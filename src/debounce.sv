==> flow/design.v <==
`timescale 1 ns / 100 ps
module debounce #(parameter CNT = 21)
	(
	input       clk, button_in,     
	output reg 	button_out = 0			 
	);
	parameter N = CNT ;       
	reg  [N-1 : 0]	q_reg;   
	reg  [N-1 : 0]	q_next;
	reg DFF1, DFF2;			 
	wire q_add;				 
	wire q_reset;
	assign q_reset = (DFF1  ^ DFF2);     
	assign  q_add = ~(q_reg[N-1]);	     
	always @ (*)
		begin
			case( {q_reset , q_add})
				2'b00 :
						q_next <= q_reg;
				2'b01 :
						q_next <= q_reg + 1;
				default :
						q_next <= { N {1'b0} };
			endcase
		end
	always @ ( posedge clk )
        begin
            DFF1 <= button_in;
            DFF2 <= DFF1;
            q_reg <= q_next;
        end
	always @ ( posedge clk )
		begin
			if(q_reg[N-1] == 1'b1)
					button_out <= DFF2;
			else
					button_out <= button_out;
		end
endmodule
localparam defval = 1;   
module debounce_short #(parameter DEBOUNCE_CNT=21) (
    input logic clk,
    input logic rst,
    input logic btn,
    output logic raised = 0
);
    logic oldval = 0;
    logic btn_val;
    debounce #(.CNT(DEBOUNCE_CNT)) deby (clk, btn, btn_val);
    always @(posedge clk or negedge rst) begin
        if (!rst) begin
            raised <= 0;
        end
        else begin
            if (btn_val != defval) begin
                if (oldval != btn_val) begin
                    raised <= 1;
                end
                else
                    raised <= 0;
            end
            oldval <= btn_val;
        end
    end
endmodule
# Tool chain data of debounce_short
# The steps from the RTL of debounce_short to its reports follow in flow order.
# Line numbers count from 1 in the design file above.
# Cell names lack the library's common part.
setup:
  top: "debounce_short"
  clk_port: "clk"
  library: "sky130hd"
  pvt_corner: "tt_025C_1v80"

# Word-level counts
# Yosys after proc, flatten, opt, wreduce and memory -nomap, before mapping. Memory bits, and registers merged into a memory's read port (data or address), are not among the register bits. Print and check cells are not counted. Equal cells are merged and count once.
classes:
  logic: 2
  add_sub_neg: 1
  reduce_logical: 1
  muxes: 2
  n_eq: 2
op_table:
  columns: ["cell", "count"]
  rows:
  - ["case mux 21 bit (select 2 bit)", 1]
  - ["adder 21 x 1 -> 21 bit (second input constant)", 1]
  - ["equality test 2 x 1 -> 1 bit (second input constant)", 1]
  - ["zero test 2 bit", 1]
  - ["inequality test 1 bit", 1]
  - ["bitwise XOR 1 bit", 1]
  - ["inverter 1 bit", 1]
  - ["two-way mux 1 bit", 1]
bits:
  word_cells: 14
  reg_bits: 26
  inputBits: 3
  out_inout_bits: 1

# Depth
# Yosys ltp: most cells in a row. Word level: on the elaborated netlist, between registers, memories and ports. Mapped: between sequential cells and ports; inverters and the memories' decode and read muxes count.
logic_depth:
  word_depth: 3
  abc_area: 1
  mapped_depth: 8
  depth_no_buf: 8

# Mapped cells and area
# The flow's flattened synthesis, as Yosys stat reports it; memories are mapped. The netlist is that of the ABC_AREA named above (0 if unset); the other value can give another one.
mapped:
  cells: 171
  yosys_area_um2: 1421.4
  n_buf: 1
  ffs: 26
types:
  columns: ["cell_type", "count", "area_total_um2"]
  rows:
  - ["edfxtp_1", 23, 690.662]
  - ["nand2_1", 39, 146.39]
  - ["nor2_1", 35, 131.376]
  - ["inv_1", 23, 86.333]
  - ["a21oi_1", 10, 50.048]
  - ["nand3_1", 10, 50.048]
  - ["dfxtp_1", 2, 40.038]
  - ["o21ai_0", 6, 30.029]
  - ["dfrtp_1", 1, 25.024]
  - ["nand4_1", 4, 25.024]
  - ["nor2_4", 2, 22.522]
  - ["nor2_2", 3, 18.768]
  - ["xor2_1", 2, 17.517]
  - ["ha_1", 1, 12.512]
  - ["nand2_2", 2, 12.512]
  - ["mux2_2", 1, 11.261]
  - ["nand3_2", 1, 10.01]
  - ["xnor2_1", 1, 8.758]
# Not listed: further types 5, cells in them 5.

# Worst setup path after synthesis
# Path of least setup slack by OpenSTA after synthesis, without wires, with an ideal clock, recovery checks aside; 20% of the period is set as input and as output delay. Where synthesis merged equal registers, the netlist keeps one of their names.
synth_timing:
  path_kind: "reg2reg"
  startpoint: "register deby.DFF2"
  endpoint: "register deby.q_reg[0]"
  setup_slack_ns: 0.553
  path_stages: 6
  delay_ns: 1.567
  t_arrival_ns: 1.189
  path_buffers: 0
  launch_ns: 0.000
  clock_period_ns: 2.12
  synth_period_reached_ns: 1.567
# "delay_ns" is the arrival time less input delay plus setup time.
# "path_stages": output pins that drive a net of the path, with the launching flip-flop's if there is one; two outputs of one cell count as two.
# "synth_period_reached_ns" = period - worst setup slack (recovery checks aside). The figure is calculated, with input and output delays left at 20% of the set period.
# Between the ends stands the longest chain of elaborated cells between them, by number of cells; it is not shown to be the way that was timed. Of several equally long chains one is given.
# A line is the first line of the expression or statement that the cell stems from. Yosys adds cells for indexed reads and writes and turns some case tables into memories.
# Only ways into the end's enable, where the timed path ends, are counted here.
synth_between:
  cell_sequence: "dfxtp_1 inv_1 or2_2 nand2_1 inv_1 nand2_1"
  elab_chain_len: 2
  cone_cells: 2
  cone_lines: 2
synth_lines:
  columns: ["element", "line", "rtl"]
  rows:
  - ["start, declared", 10, "reg DFF1, DFF2;"]
  - ["start, assigned", 29, "DFF2 <= DFF1;"]
  - ["bitwise XOR 1 bit", 13, "assign q_reset = (DFF1 ^ DFF2);"]
  - ["zero test 2 bit", 17, "case( {q_reset , q_add})"]
  - ["end, assigned", 30, "q_reg <= q_next;"]
  - ["end, declared", 8, "reg [N-1 : 0] q_reg;"]

# Timing after layout
# Path of least setup slack in the final report of run 1 (OpenROAD, finished layout, wires in). Where an end is a register, its clock arrival counts in the times.
layout_timing:
  path_kind: "reg2reg"
  startpoint: "register deby.q_reg[1]"
  endpoint: "register deby.q_reg[12]"
  path_buffers: 0
  path_stages: 7
  setup_slack_ns: -0.27
  clock_period_ns: 1.23
  launch_ns: 0.28
  t_arrival_ns: 1.55
# Between the ends stands the longest chain of elaborated cells between them, by number of cells; it is not shown to be the way that was timed. Of several equally long chains one is given.
layout_between:
  cell_sequence: "edfxtp_1 ha_4 nand3_4 nor2_4 nand3_2 o21ai_2 nor2_1"
  elab_chain_len: 2
  cone_cells: 2
  cone_lines: 2
layout_lines:
  columns: ["element", "line", "rtl"]
  rows:
  - ["start, declared", 8, "reg [N-1 : 0] q_reg;"]
  - ["start, assigned", 30, "q_reg <= q_next;"]
  - ["adder 21 x 1 -> 21 bit", 21, "q_next <= q_reg + 1;"]
  - ["case mux 21 bit (select 2 bit)", 17, "case( {q_reset , q_add})"]
  - ["end, assigned", 30, null]
  - ["end, declared", 8, null]

==> results <==
Below are 2 stored runs of the flow (Yosys, OpenROAD; platform sky130hd) on debounce_short, each with its settings and what was measured, unordered. Constraints: input delay and output delay 20% of the set period each, output load 0.01 pF.
"achievedPeriod_ns" = clock period - worst setup slack. The figure is calculated, with input and output delays left at 20% of the set period.
"worst_path_allowed_less_slack_ns" is the time allowed to the run's worst setup path (the clock period less input and output delay, where it has them) less its slack. Clock arrival times count: a late capture clock shortens it, a late launch clock lengthens it.
"total_power_uw": no workload was simulated; the value follows from the tool's default switching activity.

--- run 1 ---
==> flow/run.sh <==
#!/bin/bash
# the make line also repeats the synthesis and layout settings of config.mk as NAME=value (left out here)
make -C /OpenROAD-flow-scripts/flow DESIGN_CONFIG=/design/flow/config.mk WORK_HOME=/design/flow/orfs CLKGATE_MAP_FILE= finish
==> flow/config.mk <==
export PLATFORM = sky130hd
export DESIGN_NAME = debounce_short
export DESIGN_NICKNAME = debounce_short
export VERILOG_FILES = /design/flow/design.v
export SDC_FILE = /design/flow/constraint.sdc
export NUM_CORES = 4
export LEC_CHECK = 0
export ABC_AREA = 1
export CAP_MARGIN = 20
export CELL_PAD_IN_SITES_DETAIL_PLACEMENT = 1
export CELL_PAD_IN_SITES_GLOBAL_PLACEMENT = 1
export CORE_MARGIN = 2
export CORE_UTILIZATION = 24
export GPL_TIMING_DRIVEN = 1
export HOLD_SLACK_MARGIN = 0.18
export MAX_ROUTING_LAYER = met5
export MIN_ROUTING_LAYER = met2
export PLACE_DENSITY = 0.81
export SETUP_SLACK_MARGIN = 0.11
export SLEW_MARGIN = 20
==> flow/constraint.sdc <==
create_clock -name core_clock -period 1.23 [get_ports {clk}]
set_input_delay 0.2460 -clock core_clock [delete_from_list [all_inputs] [get_ports {clk}]]
set_output_delay 0.2460 -clock core_clock [all_outputs]
set_load 0.01 [all_outputs]

==> results, as YAML <==
results:
  achievedPeriod_ns: 1.501
  total_die_area_um2: 6553.7
  hold_worst_slack_ns: 0.376
  final_util_frac: 0.387
  total_power_uw: 2002
  yosys.chip_area_um2: 1421.4
  setupTns_ns: -3.832
  stdcell_area_um2: 2248.4
  ws_setup_ns: -0.271
  worst_path_allowed_less_slack_ns: 1.50
  worstPathKind: "reg2reg"

--- run 2 ---
==> flow/run.sh <==
#!/bin/bash
# the make line also repeats the synthesis and layout settings of config.mk as NAME=value (left out here)
make -C /OpenROAD-flow-scripts/flow DESIGN_CONFIG=/design/flow/config.mk WORK_HOME=/design/flow/orfs CLKGATE_MAP_FILE= finish
==> flow/config.mk <==
export PLATFORM = sky130hd
export DESIGN_NAME = debounce_short
export DESIGN_NICKNAME = debounce_short
export VERILOG_FILES = /design/flow/design.v
export SDC_FILE = /design/flow/constraint.sdc
export NUM_CORES = 4
export LEC_CHECK = 0
export CAP_MARGIN = 40
export CELL_PAD_IN_SITES_DETAIL_PLACEMENT = 1
export CORE_ASPECT_RATIO = 1.59
export CORE_MARGIN = 2
export CORE_UTILIZATION = 72
export GPL_TIMING_DRIVEN = 1
export HOLD_SLACK_MARGIN = -0.02
export MIN_ROUTING_LAYER = met1
export SETUP_SLACK_MARGIN = 0.4
export SLEW_MARGIN = 20
==> flow/constraint.sdc <==
create_clock -name core_clock -period 2.87 [get_ports {clk}]
set_input_delay 0.5740 -clock core_clock [delete_from_list [all_inputs] [get_ports {clk}]]
set_output_delay 0.5740 -clock core_clock [all_outputs]
set_load 0.01 [all_outputs]

==> results, as YAML <==
outcome: "not finished: placement ended with error DPL-0033"
